==> flow/design.v <==
module motor_control3(
	input i_clock,  
	input i_rst,
	input i_start,
	input [8:0]i_coord_x,
	input [8:0]i_coord_y,
	input i_done,
	input i_down,
	output o_request_coord,
	output o_en_x_y,
	output o_step_x,
	output o_dir_x,
	output o_step_y,
	output o_dir_y,
	output o_z,
	output [1:0]o_state,  
	output [8:0]o_coord_x,  
	output [8:0]o_coord_y,  
	output [19:0] test
);
logic [7:0]cnt_x,cnt_y;
logic [20:0]cnt_z;
logic [24:0]num_cnt;
logic [24:0]step_clk;
logic up_and_down;
logic [1:0]state;  
logic dir_x,dir_y,en_x_y;
logic [8:0]pre_x,pre_y,cur_x,cur_y;
logic wait_nxt_coord,get_data;
logic coord_z;
logic [7:0]touch_times;
logic en_step_x,en_step_y;
logic [20:0] wait_move;
logic aclrt,dclrt;
logic [16:0] cycle;
logic down;
parameter UP = 70000;
parameter DOWN = 80000;
assign o_step_x = en_step_x ? up_and_down : 1'bz;
assign o_step_y = en_step_y ? up_and_down : 1'bz;
assign o_dir_x = dir_x;
assign o_dir_y = dir_y;
assign o_en_x_y = en_x_y;
assign o_request_coord = wait_nxt_coord;
assign o_z = coord_z;
assign o_state = state;
assign o_coord_x = num_cnt[15:7];
assign o_coord_y = num_cnt[24:16];
assign test = num_cnt[19:0];
always_ff @(posedge i_clock or negedge i_rst) begin 
	if(!i_rst) begin
		 cnt_x <= 0;
		 cnt_y <= 0;
		 step_clk <= 0;
		 up_and_down <= 0;
		 state <= 0;
		 dir_x <= 0;
		 dir_y <= 0;
		 en_x_y <= 1;
		 en_step_x <= 0;
		 en_step_y <= 0;
		 wait_nxt_coord <= 0;
		 pre_x <= 0;
		 pre_y <= 0;
		 cur_x <= 0;
		 cur_y <= 0;
		 cnt_z <= 0;
		 coord_z <= 0;
		 touch_times <= 0;
		 get_data <= 0;
		 wait_move <= 0;
		 aclrt <= 0;
		 dclrt <= 0;
		 num_cnt <= 1020000;
		 cycle <= UP;
		 down <= 0;
	end 
	else begin
	 	 up_and_down <= (step_clk+1 == num_cnt) ? (!up_and_down) : up_and_down;
	 	 cnt_z <= (cnt_z+1 == 800000) ? 0 : cnt_z+1;
		 if(state == 0 && i_start) begin
				state <= 1;
				dir_x <= 0;
				dir_y <= 0;
				cnt_x <= 0;
				cnt_y <= 0;
				en_x_y <= 0;
				en_step_x <= 0;
				en_step_y <= 0;
				wait_nxt_coord <= 1;
				pre_x <= 0;
				pre_y <= 0;
				cur_x <= 0;
				cur_y <= 0;
				touch_times <= 0;
				get_data <= 0;
				wait_move <= 0;
				coord_z <= (cnt_z < cycle) ? 1 : 0;
				aclrt <= 0;
				dclrt <= 0;
				num_cnt <= 1020000;
				down <= 0;
		 end
		 else begin
		 	if(state == 1) begin
				coord_z <= (cnt_z < cycle) ? 1 : 0;
	 			if(wait_nxt_coord) begin
	 				wait_nxt_coord <= 0;
	 			end else begin
	 				if(i_done) begin
	 					cur_x <=  i_coord_x;
	 					cur_y <= i_coord_y;
	 					get_data <= 1;
						step_clk <= 0;
						aclrt <= 1;
						cnt_x <= 0;
						cnt_y <= 0;
						down <= i_down;
	 					if(i_coord_x == 511 && i_coord_y == 511) begin
	 						state <= 3;
	 					end
	 				end
	 				else if(get_data) begin
						step_clk <= (step_clk+1 == num_cnt) ? 0 : step_clk+1;
	 					if(cur_x == pre_x && cur_y == pre_y) begin
	 						en_step_x <= 0;
	 						en_step_y <= 0;
							if(cnt_z == 0) begin
								if(touch_times == 5) begin
									touch_times <= 0;
									wait_nxt_coord <= 1;
									get_data <= 0;
								end else begin
									touch_times <= touch_times+1;
								end
							end
							cycle <= down? DOWN : UP;
	 					end else begin
							if(wait_move != 0)begin 
								en_step_x <= 0;
								en_step_y <= 0;
								wait_move <= ((wait_move+1 == 400000)?0:wait_move+1);
								aclrt <= ((wait_move+1 == 400000)?1:0);
								step_clk <= 0;
							end
							else if(step_clk == 0 && up_and_down) begin
								if(aclrt) begin
									if(num_cnt == 1020000) num_cnt <= 1000000;
									else if(num_cnt == 1000000) num_cnt <= 250000;
									else if(num_cnt == 250000) num_cnt <= 110000;
									else if(num_cnt == 110000) num_cnt <= 62400;
									else if(num_cnt == 62400) num_cnt <= 40000;
									else if(num_cnt == 40000) num_cnt <= 28000;
									else if(num_cnt == 28000) num_cnt <= 24000;
									else if(num_cnt == 24000) num_cnt <= 21600;
									else if(num_cnt == 21600) num_cnt <= 20400;
									else if(num_cnt == 20400) begin 
										num_cnt <= 20000;
										aclrt <= 0;
									end
								end
								else if(dclrt && (cnt_x >= 11 || cnt_y >= 11)) begin
									if(num_cnt == 20000) num_cnt <= 20400;
									if(num_cnt == 20400) num_cnt <= 21600;
									else if(num_cnt == 21600) num_cnt <= 24000;
									else if(num_cnt == 24000) num_cnt <= 28000;
									else if(num_cnt == 28000) num_cnt <= 40000;
									else if(num_cnt == 40000) num_cnt <= 62400;
									else if(num_cnt == 62400) num_cnt <= 110000;
									else if(num_cnt == 110000) num_cnt <= 250000;
									else if(num_cnt == 250000) num_cnt <= 1000000;
									else if(num_cnt == 1000000) begin
										num_cnt <= 1020000;
										dclrt <= 0;
									end
								end
								if(cur_x < pre_x) begin
									en_step_x <= 1;
									en_step_y <= 1;
									dir_x <= 1;
									dir_y <= 1;
									if(cnt_x+1 == 21) begin
										pre_x <= pre_x-1;
										if(cur_x == pre_x-1) wait_move <= 1;
										cnt_x <= 0;
									end else begin
										if(cur_x == pre_x-1 && cnt_x == 10) begin
											dclrt <= 1;
											cycle <= UP;
										end
										cnt_x <= cnt_x+1;
									end
								end else if(cur_x > pre_x) begin
									en_step_x <= 1;
									en_step_y <= 1;
									dir_x <= 0;
									dir_y <= 0;
									if(cnt_x+1 == 21) begin
										pre_x <= pre_x+1;
										if(cur_x == pre_x+1) wait_move <= 1;
										cnt_x <= 0;
									end else begin
										if(cur_x == pre_x+1 && cnt_x == 10) begin
											dclrt <= 1;
											cycle <= UP;
										end
										cnt_x <= cnt_x+1;
									end
								end else if(cur_y < pre_y) begin
									en_step_x <= 1;
									en_step_y <= 1;
									dir_x <= 0;
									dir_y <= 1;
									if(cnt_y+1 == 21) begin
										pre_y <= pre_y-1;
										if(cur_y == pre_y-1) wait_move <= 1;
										cnt_y <= 0;
									end else begin
										if(cur_y == pre_y-1 && cnt_y == 10) begin
											dclrt <= 1;
											cycle <= UP;
										end
										cnt_y <= cnt_y +1;
									end
								end else if(cur_y > pre_y) begin
									en_step_x <= 1;
									en_step_y <= 1;
									dir_x <= 1;
									dir_y <= 0;
									if(cnt_y+1 == 21) begin
										pre_y <= pre_y+1;
										if(cur_y == pre_y+1) wait_move <= 1;
										cnt_y <= 0;
									end else begin
										if(cur_y == pre_y+1 && cnt_y == 10) begin
											dclrt <= 1;
											cycle <= UP;
										end
										cnt_y <= cnt_y +1;
									end
								end
							end
		 				end
		 			end
					else begin 
						step_clk <= (step_clk+1 == num_cnt) ? 0 : step_clk+1;
					end
	 			end
			end
		 end
	end
end
endmodule  
# Tool chain data of motor_control3
# What the tools print for motor_control3, step after step.
# Line numbers count from 1 in the design file above.
# Library cell names are shortened.
# A cell with n/a has no value.
# setup
design	motor_control3
clk_port	i_clock
cell_library	sky130hd
corner	tt_025C_1v80

# Word-level counts
# Counts by Yosys on the flattened word-level netlist (proc, flatten, opt, wreduce; memories kept). Register bits leave out memories and registers merged into their read ports (data or address). Print and check cells are left out. Cells with the same type and inputs are merged into one.
# bits
register_bits	182
latch_bits	0
mem_bits_rw	0
rom_bits	0
clocked_rd_ports_x_width	0
n_memories	0
inputBits	23
out_inout_bits	47
word_cells	408
# classes
add_sub_neg	10
mul	0
div	0
compare	7
n_eq	51
shifts	0
muxes	254
bitwise	3
n_reduce_logical	59
# op_table
cell	n
25-bit two-way mux	35
21-bit two-way mux	22
9-bit two-way mux	34
8-bit two-way mux	32
17-bit two-way mux	15
25-bit by 15-bit equality test with 1-bit output (second input constant)	5
1-bit two-way mux	110
32-bit by 5-bit equality test with 1-bit output (second input constant)	2
9-bit by 32-bit equality test with 1-bit output	2
25-bit by 16-bit equality test with 1-bit output (second input constant)	2
25-bit by 20-bit equality test with 1-bit output (second input constant)	2
21-bit by 1-bit adder with 22-bit output (second input constant)	2
25-bit by 1-bit adder with 26-bit output (second input constant)	1
26-bit by 25-bit equality test with 1-bit output	1
25-bit by 17-bit equality test with 1-bit output (second input constant)	1
25-bit by 18-bit equality test with 1-bit output (second input constant)	1
25-bit zero test	1
22-bit by 19-bit equality test with 1-bit output (second input constant)	1
22-bit by 20-bit equality test with 1-bit output (second input constant)	1
21-bit by 17-bit less-than comparator with 1-bit output	1
21-bit zero test	1
21-bit nonzero test	1
2-bit nonzero test	10
5-bit nonzero test	4
9-bit by 1-bit adder with 10-bit output (second input constant)	2
9-bit by 1-bit subtractor with 10-bit output (second input constant)	2
9-bit by 10-bit equality test with 1-bit output	2
3-bit inequality test (second input constant)	6
# Other operator kinds: 42; their cells: 85.

# Depth
# Yosys ltp: most cells in a row. Word level: on the elaborated netlist, between registers, memories and ports. Mapped: between sequential cells and ports; inverters and the memories' decode and read muxes count.
# depth
depth_word	26
ABC_AREA	0
ltp_mapped	14

# Mapped cells and area
# The flow's flattened synthesis, as Yosys stat reports it; memories are mapped. The netlist is that of the ABC_AREA named above (0 if unset); the other value can give another one.
# types
cell	n	area_total_um2
dfrtp_1	147	3.68E+03
o21ai_0	111	555.533
ha_1	42	525.504
nand2_1	132	495.475
nand3_1	92	460.442
nor2_1	102	382.867
xnor2_1	41	359.094
xor2_1	37	324.061
a21oi_1	64	320.307
o31ai_1	36	270.259
nand4_1	42	262.752
and3_1	40	250.24
clkbuf_1	63	236.477
dfstp_2	9	236.477
inv_1	62	232.723
buf_4	27	202.694
a22o_1	23	201.443
nor4_1	31	193.936
# Not listed: further types 62, cells in them 339.
# synth_totals
stdcells	1440
mapped_area_mm2	0.0116912
ffs	156
buf_cells	107

# Worst setup path after synthesis
# Path of least setup slack by OpenSTA after synthesis, without wires, with an ideal clock, recovery checks aside; 20% of the period is set as input and as output delay. Where synthesis merged equal registers, the netlist keeps one of their names.
# synth_path
path_kind	flip-flop to flip-flop
from	register pre_y[2]
to	register wait_move[17]
period_ns	3.64
setup_ns	0.139
launch_ns	0.000
t_arrival_ns	2.978
t_required_ns	3.501
slack_ns	0.522
delay_ns	3.117
stages	14
path_buffers	2
period_less_setup_slack_ns	3.118
# "delay_ns" is the arrival time less input delay plus setup time.
# "stages": output pins that drive a net of the path, with the launching flip-flop's if there is one; two outputs of one cell count as two.
# "period_less_setup_slack_ns" = period - worst setup slack (recovery checks aside). The figure is calculated, with input and output delays left at 20% of the set period.
# The rows between start and end are the longest chain of elaborated cells between them; the timing report does not say that the signal goes this way. Where chains are equally long, one stands for them.
# A line is the first line of the expression or statement that the cell stems from. Yosys adds cells for indexed reads and writes and turns some case tables into memories.
# A register here has more assigning lines than the two given.
# synth_via
path_cell_list	dfrtp_1 -> clkbuf_1 -> inv_1 -> ha_1 -> nor2_1 -> a211oi_1 -> nor4_1 -> o21ai_1 -> or4_1 -> a211oi_1 -> o31ai_1 -> clkbuf_1 -> o21ai_0 -> o41ai_1
elab_chain_len	16
cells_between	29
cone_classes	add/sub (2); compare (2); eq/ne (5); mux (16); reduce/logical (4)
# synth_rtl
element	line	text
from (decl)	28	logic [8:0]pre_x,pre_y,cur_x,cur_y;
from (assign)	215	pre_y <= pre_y-1;
from (assign)	231	pre_y <= pre_y+1;
9-bit by 1-bit adder with 10-bit output	232	if(cur_y == pre_y+1) wait_move <= 1;
9-bit by 10-bit equality test with 1-bit output	232
21-bit two-way mux	232
21-bit two-way mux	230	if(cnt_y+1 == 21) begin
21-bit two-way mux	225	end else if(cur_y > pre_y) begin
21-bit two-way mux	209	end else if(cur_y < pre_y) begin
21-bit two-way mux	193	end else if(cur_x > pre_x) begin
[2 not listed]	n/a
21-bit two-way mux	139	if(wait_move != 0)begin
21-bit two-way mux	125	if(cur_x == pre_x && cur_y == pre_y) begin
21-bit two-way mux	123	else if(get_data) begin
21-bit two-way mux	110	if(i_done) begin
21-bit two-way mux	107	if(wait_nxt_coord) begin
21-bit two-way mux	105	if(state == 1) begin
21-bit two-way mux	81	if(state == 0 && i_start) begin
to (assign)	71	wait_move <= 0;
to (assign)	142	wait_move <= ((wait_move+1 == 400000)?0:wait_move+1);
to (decl)	33	logic [20:0] wait_move;

# Worst path after layout
# Path of least setup slack in the final report of job 1 (OpenROAD, finished layout, wires in). Where an end is a register, its clock arrival counts in the times.
# layout_path
path_kind	flip-flop to flip-flop
from	register step_clk[4]
to	register step_clk[17]
period_ns	3.11
setup_ns	0.11
launch_ns	0.45
t_arrival_ns	3.27
t_required_ns	3.44
slack_ns	0.18
stages	13
path_buffers	3
# The rows between start and end are the longest chain of elaborated cells between them; the timing report does not say that the signal goes this way. Where chains are equally long, one stands for them.
# A register here has more assigning lines than the two given.
# layout_via
path_cell_list	dfrtp_1 -> buf_4 -> and4_4 -> nand3_1 -> buf_4 -> or3_1 -> a31oi_1 -> o31ai_1 -> o31ai_2 -> a21oi_4 -> buf_12 -> and3_4 -> a221o_1
elab_chain_len	7
cells_between	7
cone_classes	add/sub (1); eq/ne (1); mux (5)
# layout_rtl
element	line	text
from (decl)	24	logic [24:0]step_clk;
from (assign)	124	step_clk <= (step_clk+1 == num_cnt) ? 0 : step_clk+1;
from (assign)	246	step_clk <= (step_clk+1 == num_cnt) ? 0 : step_clk+1;
25-bit by 1-bit adder with 26-bit output	124
26-bit by 25-bit equality test with 1-bit output	124
25-bit two-way mux	124
25-bit two-way mux	139	if(wait_move != 0)begin
25-bit two-way mux	125	if(cur_x == pre_x && cur_y == pre_y) begin
25-bit two-way mux	123	else if(get_data) begin
25-bit two-way mux	110	if(i_done) begin
to (assign)	124
to (assign)	246
to (decl)	24

# Record of 2 stored runs of the RTL-to-layout flow on motor_control3, platform sky130hd. The runs are unordered. Constraints: input delay and output delay 20% of the set period each, output load 0.01 pF.
# "achieved_period_ns" means the clock period less the worst setup slack. The figure is calculated, with input and output delays left at 20% of the set period.
# "worst_path_time_ns" = time allowed to the worst setup path (clock period - input delay - output delay, where it has them) - its slack; a late launch clock adds to it, a late capture clock takes from it.
# "power.total_uw": no workload was simulated; the value follows from the tool's default switching activity.
# Among the settings, - means not set for that run.
name,job 1,job 2
period_ns,3.11,3.54
CORE_UTILIZATION,35,40
SETUP_SLACK_MARGIN,0.16,0.52
PLACE_DENSITY_LB_ADDON,0.15,-
CORE_ASPECT_RATIO,0.72,-
GPL_TIMING_DRIVEN,1,-
CTS_CLUSTER_SIZE,72,-
CAP_MARGIN,10,20
MIN_ROUTING_LAYER,met1,-
CORE_MARGIN,2,2
SLEW_MARGIN,20,20
yosys.chip_area_mm2,0.0116912,0.0116912
dieArea_mm2,0.0349006,0.030611
final_cell_area_mm2,0.014883,0.014116
worst_setup_slack_ns,0.178,0.601
power.total_uw,5256,4703
achieved_period_ns,2.932,2.939
worst_path_time_ns,2.93,2.94
timing.worst_path_kind,flip-flop to flip-flop,flip-flop to flip-flop
